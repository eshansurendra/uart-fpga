==> flow/design.v <==
module binary_to_7seg ( 
	input logic [3:0] data_in,
	output logic [6:0] data_out
);
    logic [15:0][6:0] lut_7seg;
    assign lut_7seg[0] = 7'b0111111;
    assign lut_7seg[1] = 7'b0000110;
    assign lut_7seg[2] = 7'b1011011;
    assign lut_7seg[3] = 7'b1001111;
    assign lut_7seg[4] = 7'b1100110;
    assign lut_7seg[5] = 7'b1101101;
    assign lut_7seg[6] = 7'b1111101;
    assign lut_7seg[7] = 7'b0000111;
    assign lut_7seg[8] = 7'b1111111;
    assign lut_7seg[9] = 7'b1101111;
    assign lut_7seg[15:10] = 7'b0;     
	 assign data_out = ~lut_7seg[data_in];
endmodule
module receiver #(
	parameter CLOCKS_PER_PULSE = 16
)
(
	input logic clk,
	input logic rstn,
	input logic ready_clr,
	input logic rx,
	output logic ready,
	output logic [7:0] data_out
);
	enum {RX_IDLE, RX_START, RX_DATA, RX_END} state;
	logic[2:0] c_bits;
	logic[$clog2(CLOCKS_PER_PULSE)-1:0] c_clocks;
  	logic[7:0] temp_data;
	logic rx_sync;
	always_ff @(posedge clk or negedge rstn) begin
		if (!rstn) begin
			c_clocks <= 0;
			c_bits <= 0;
			temp_data <= 8'b0;
			ready <= 0;
			state <= RX_IDLE;
		end else begin 
			rx_sync <= rx;   
			case (state)
			RX_IDLE : begin
				if (rx_sync == 0) begin
					state <= RX_START;
					c_clocks <= 0;
				end
			end
			RX_START: begin
				if (c_clocks == CLOCKS_PER_PULSE/2-1) begin
					state <= RX_DATA;
					c_clocks <= 0;
				end else
					c_clocks <= c_clocks + 1;
			end
			RX_DATA : begin
				if (c_clocks == CLOCKS_PER_PULSE-1) begin
					c_clocks <= 0;
					temp_data[c_bits] <= rx_sync;
					if (c_bits == 3'd7) begin
						state <= RX_END;
						c_bits <= 0;
					end else c_bits <= c_bits + 1;
				end else c_clocks <= c_clocks + 1;
			end
			RX_END : begin
				if (c_clocks == CLOCKS_PER_PULSE-1) begin
					ready <= 1'b1;
					state <= RX_IDLE;
					c_clocks <= 0;
				end else c_clocks <= c_clocks + 1;
			end
			default: state <= RX_IDLE;
			endcase
		end
	end
	assign data_out = temp_data;
endmodule
module transmitter #(
	parameter CLOCKS_PER_PULSE = 16
)
(
	input logic [7:0] data_in,
	input logic data_en,
	input logic clk,
	input logic rstn,
	output logic tx,
	output logic tx_busy
);
	enum {TX_IDLE, TX_START, TX_DATA, TX_END} state;
	logic[7:0] data = 8'b0;
	logic[2:0] c_bits = 3'b0;
	logic[$clog2(CLOCKS_PER_PULSE)-1:0] c_clocks = 0;
	always_ff @(posedge clk or negedge rstn) begin
		if (!rstn) begin
			c_clocks <= 0;
			c_bits <= 0;
			data <= 0;
          	tx <= 1'b1;
			state <= TX_IDLE;
		end else begin 
			case (state)
			TX_IDLE: begin
				if (~data_en) begin
					state <= TX_START;
					data <= data_in;
					c_bits <= 3'b0;
					c_clocks <= 0;
				end else tx <= 1'b1;
			end
			TX_START: begin
				if (c_clocks == CLOCKS_PER_PULSE-1) begin
					state <= TX_DATA;
					c_clocks <= 0;
				end else begin
					tx <= 1'b0;
					c_clocks <= c_clocks + 1;
				end
			end
			TX_DATA: begin
				if (c_clocks == CLOCKS_PER_PULSE-1) begin
					c_clocks <= 0;
					if (c_bits == 3'd7) begin
						state <= TX_END;
					end else begin
						c_bits <= c_bits + 1;
						tx <= data[c_bits];
					end
				end else begin
					tx <= data[c_bits];
					c_clocks <= c_clocks + 1;
				end
			end
			TX_END: begin
				if (c_clocks == CLOCKS_PER_PULSE-1) begin
					state <= TX_IDLE;
					c_clocks <= 0;
				end else begin
					tx <= 1'b1;
					c_clocks <= c_clocks + 1;
				end
			end
            default: state <= TX_IDLE;
			endcase
		end
	end
	assign tx_busy = (state != TX_IDLE);
endmodule
module uart #(
	parameter CLOCKS_PER_PULSE = 5208
)
(
	input logic [3:0] data_in,
	input logic data_en,
	input logic clk,
	input logic rstn,
	output logic tx,
	output logic tx_busy,
	input logic ready_clr,
	input logic rx,
	output logic ready,
	output logic [7:0] led_out,
	output logic [6:0] display_out
);
	logic [7:0] data_input; 
	logic [7:0] data_output;
	transmitter #(.CLOCKS_PER_PULSE(CLOCKS_PER_PULSE)) uart_tx (
		.data_in(data_input),
		.data_en(data_en),
		.clk(clk),
		.rstn(rstn),
		.tx(tx),
		.tx_busy(tx_busy)
	);
	receiver #(.CLOCKS_PER_PULSE(CLOCKS_PER_PULSE)) uart_rx (
		.clk(clk),
		.rstn(rstn),
		.ready_clr(ready_clr),
		.rx(rx),
		.ready(ready),
		.data_out(data_output)
	);
	binary_to_7seg converter (
		.data_in(data_output[3:0]),
		.data_out(display_out)
	);
	assign data_input = {4'b0, data_in};
	assign led_out = data_output[7:0];
endmodule
# Step by step through the tools: uart
# The steps from the RTL of uart to its reports follow in flow order.
# Lines are those of the file above, counted from 1.
# A cell with -- has no value.
[inputs]
design = "uart"
clk_port = "clk"
cell_library = "sky130hd"
corner = "tt_025C_1v80"

# Word-level counts
# Source: Yosys, flattened and elaborated, memories not mapped. Widths are those after wreduce. Registers that Yosys merges into a memory's read port (data or address) are not register bits. Print and check cells do not count. Equal cells are merged and count once.
[word_totals]
out_inout_bits = 18
regBits = 111
word_cells = 99
[op_classes]
equal = 26
bitwise = 5
shifts = 4
reduce_logical = 17
mul = 1
add_sub_neg = 5
muxes = 30
[op_table]
columns = ["cell", "count"]
rows = [
  ["two-way mux 32 bit", 10],
  ["case mux 32 bit (select 4 bit)", 2],
  ["equality test 32 x 2 -> 1 bit (second input constant)", 4],
  ["indexed select 112 x 32 -> 7 bit (first input constant)", 1],
  ["two-way mux 13 bit", 5],
  ["equality test 32 x 1 -> 1 bit (second input constant)", 2],
  ["zero test 32 bit", 2],
  ["case mux 13 bit (select 3 bit)", 1],
  ["nonzero test 32 bit", 1],
  ["adder 13 x 1 -> 13 bit (second input constant)", 2],
  ["equality test 13 bit (second input constant)", 2],
  ["case mux 13 bit (select 2 bit)", 1],
  ["multiplier 4 x 3 -> 7 bit (second input constant)", 1],
  ["!= test 2 x 1 -> 1 bit (second input constant)", 8],
  ["AND reduction 5 bit", 3],
  ["equality test 13 x 12 -> 1 bit (second input constant)", 1],
  ["!= test 2 bit (second input constant)", 6],
  ["two-way mux 3 bit", 4],
  ["AND reduction 2 bit", 5],
  ["variable shift 1 x 4 -> 8 bit", 1],
  ["variable shift 1 x 4 -> 8 bit (first input constant)", 1],
  ["nonzero test 4 bit", 2],
  ["indexed select 8 x 3 -> 1 bit", 1],
  ["bitwise AND 8 bit", 1],
  ["OR 8 bit", 1],
  ["inverter 8 bit", 1],
  ["inverter 7 bit", 1],
  ["adder 3 x 1 -> 3 bit (second input constant)", 2],
]
# Other operator kinds: 11; their cells: 16.

# Logic depth
# Yosys ltp: most cells in a row. Word level: on the elaborated netlist, between registers, memories and ports. Mapped: between sequential cells and ports; inverters and the memories' decode and read muxes count.
[logic_depth]
depth_word = 5
abc_area = 0
mapped_depth = 8

# Synthesis result
# Yosys stat after the flow's synthesis: flattened, memories mapped to cells. It holds for the ABC_AREA given above (unset counts as 0); a run with the other value may have another netlist.
# The area totals of this step are shown rounded.
[by_type]
columns = ["type", "count", "type_area_um2"]
rows = [
  ["sky130_fd_sc_hd__dfrtp_1", 50, 1251.2],
  ["sky130_fd_sc_hd__ha_1", 21, 262.752],
  ["sky130_fd_sc_hd__nand2_1", 45, 168.912],
  ["sky130_fd_sc_hd__nor2_1", 28, 105.101],
  ["sky130_fd_sc_hd__nand3_1", 19, 95.091],
  ["sky130_fd_sc_hd__mux2_2", 7, 78.826],
  ["sky130_fd_sc_hd__inv_1", 17, 63.811],
  ["sky130_fd_sc_hd__o21ai_0", 12, 60.058],
  ["sky130_fd_sc_hd__a22o_1", 6, 52.55],
  ["sky130_fd_sc_hd__dfstp_2", 2, 52.55],
  ["sky130_fd_sc_hd__xor2_1", 6, 52.55],
  ["sky130_fd_sc_hd__a21oi_1", 9, 45.043],
  ["sky130_fd_sc_hd__buf_6", 4, 45.043],
  ["sky130_fd_sc_hd__and4_1", 5, 43.792],
  ["sky130_fd_sc_hd__nand2b_1", 7, 43.792],
  ["sky130_fd_sc_hd__mux2i_1", 4, 40.038],
  ["sky130_fd_sc_hd__a31oi_1", 6, 37.536],
  ["sky130_fd_sc_hd__nor3_1", 7, 35.034],
]
# Other cell types: 39; their cells: 69.
[synth_totals]
mapped_area_um2 = 3130
buffers = 11
cell_count = 324
ffs = 53
# By module: a second synthesis without flattening, with its own total; a netlist apart from the flattened one above.
[hier_totals]
cells_unflattened = 336
hier_area_um2 = 3370
# Each row is one instance without its submodules.
[by_module]
columns = ["module", "cells", "area_um2", "n_inst", "mod_seq_area_um2"]
rows = [
  ["receiver (CLOCKS_PER_PULSE=5208)", 168, 1660, 1, 757],
  ["transmitter (CLOCKS_PER_PULSE=5208)", 139, 1520, 1, 677],
  ["binary_to_7seg", 28, 190, 1, 0.0],
  ["uart", 1, 3.8, 1, 0.0],
]

# Path before layout
# Source: OpenSTA report_checks on the synthesized netlist (no wires, ideal clock, input and output delay 20% of the period each), path of least setup slack; recovery checks are left aside. Register names are those of the netlist, which keeps one name where synthesis merged equal registers.
[synth_path]
path_kind = "register to register"
start = "register uart_rx.c_clocks[0]"
end = "register uart_rx.temp_data[4]"
path_stages = 8
arrival_ns = 1.998
delay_ns = 2.125
tclk_ns = 2.88
t_first_pin_ns = 0.000
slack_ns = 0.755
period_less_setup_slack_ns = 2.125
# "delay_ns" = arrival - input delay + setup time.
# "path_stages": output pins that drive a net of the path, with the launching flip-flop's if there is one; two outputs of one cell count as two.
# "period_less_setup_slack_ns" is the clock period less the worst setup slack; recovery checks do not enter. This is arithmetic on one report: input and output delays are still those of the set period (20% each).
# The rows between start and end are the longest chain of elaborated cells between them; the timing report does not say that the signal goes this way. Where chains are equally long, one stands for them.
# A line is the first line of the expression or statement that the cell stems from. Yosys adds cells for indexed reads and writes and turns some case tables into memories.
# At most two assigning lines are given for a register; there are more.
[synth_between]
path_cell_list = "sky130_fd_sc_hd__dfrtp_1 sky130_fd_sc_hd__ha_1 sky130_fd_sc_hd__or3b_4 sky130_fd_sc_hd__nor4_4 sky130_fd_sc_hd__and3_2 sky130_fd_sc_hd__buf_6 sky130_fd_sc_hd__nand3b_1 sky130_fd_sc_hd__mux2_1"
elab_chain_len = 2
cells_between = 2
classes_between = "eq/ne (1); reduce/logical (1)"
[synth_rtl]
columns = ["element", "line", "source"]
rows = [
  ["start, declared", 32, "logic[$clog2(CLOCKS_PER_PULSE)-1:0] c_clocks;"],
  ["start, assigned", 56, "c_clocks <= c_clocks + 1;"],
  ["start, assigned", 66, "end else c_clocks <= c_clocks + 1;"],
  ["equality test 13 bit", 59, "if (c_clocks == CLOCKS_PER_PULSE-1) begin"],
  ["AND reduction 2 bit", "--", ""],
  ["end, assigned", 39, "temp_data <= 8'b0;"],
  ["end, assigned", 61, "temp_data[c_bits] <= rx_sync;"],
  ["end, declared", 33, "logic[7:0] temp_data;"],
]

# Worst path after layout
# From the final timing report of run 2: the path of least setup slack in the routed layout; clock arrival at registers is part of the times.
[layout_path]
path_kind = "register to register"
start = "register uart_rx.c_clocks[6]"
end = "register uart_rx.c_clocks[6]"
slack_ns = -0.54
tclk_ns = 1.49
path_stages = 7
arrival_ns = 2.22
t_first_pin_ns = 0.31
# The rows between start and end are the longest chain of elaborated cells between them; the timing report does not say that the signal goes this way. Where chains are equally long, one stands for them.
# At most two assigning lines are given for a register; there are more.
[layout_between]
path_cell_list = "sky130_fd_sc_hd__dfrtp_1 sky130_fd_sc_hd__or4b_4 sky130_fd_sc_hd__o41ai_4 sky130_fd_sc_hd__o21ai_2 sky130_fd_sc_hd__nand2b_1 sky130_fd_sc_hd__buf_6 sky130_fd_sc_hd__o311ai_2"
elab_chain_len = 3
cells_between = 6
classes_between = "add/sub (1); eq/ne (2); mux (3)"
[layout_rtl]
columns = ["element", "line", "source"]
rows = [
  ["start, declared", 32, "logic[$clog2(CLOCKS_PER_PULSE)-1:0] c_clocks;"],
  ["start, assigned", 56, "c_clocks <= c_clocks + 1;"],
  ["start, assigned", 66, "end else c_clocks <= c_clocks + 1;"],
  ["adder 13 x 1 -> 13 bit", 73, "end else c_clocks <= c_clocks + 1;"],
  ["two-way mux 13 bit", 69, "if (c_clocks == CLOCKS_PER_PULSE-1) begin"],
  ["case mux 13 bit (select 3 bit)", 44, "case (state)"],
  ["end, assigned", 56, ""],
  ["end, assigned", 66, ""],
  ["end, declared", 32, ""],
]

# Measured results for uart: 2 stored runs of the Yosys and OpenROAD flow on sky130hd. The settings differ; the order carries no meaning. The constraints put input and output delay at 20% of the set period each and load the outputs with 0.01 pF.
# "period_reached_ns" means the clock period less the worst setup slack. The figure is calculated, with input and output delays left at 20% of the set period.
# "critical_path_time_ns" is the time allowed to the run's worst setup path (the clock period less input and output delay, where it has them) less its slack. Clock arrival times count: a late capture clock shortens it, a late launch clock lengthens it.
# "final_power_uw": no workload was simulated; the value follows from the tool's default switching activity.
# Results are given in rounded form.

[[run]]
name = "run 1"
[run.settings]
period_ns = 1.56
CORE_UTILIZATION = 61
CORE_MARGIN = 9
CELL_PAD_IN_SITES_GLOBAL_PLACEMENT = 0
CELL_PAD_IN_SITES_DETAIL_PLACEMENT = 1
TNS_END_PERCENT = 90
GPL_TIMING_DRIVEN = 1
CTS_CLUSTER_SIZE = 97
MIN_ROUTING_LAYER = "met2"
MAX_ROUTING_LAYER = "met4"
CAP_MARGIN = 20
SLEW_MARGIN = 20
[run.results]
outcome = "no final report: placement broke off with DPL-0033"

[[run]]
name = "run 2"
[run.settings]
period_ns = 1.49
CAP_MARGIN = 20
CORE_MARGIN = 2
CORE_UTILIZATION = 40
SLEW_MARGIN = 20
[run.results]
final_power_uw = 4950
period_reached_ns = 2.031
final_util_frac = 0.616
cell_area_final_um2 = 4710
setup_tns_ns = -20.5
fin_ws_ns = -0.541
critical_path_time_ns = 2.03
critical_path_type = "register to register"
synth_chip_area_um2 = 3130
design_die_area_um2 = 8540
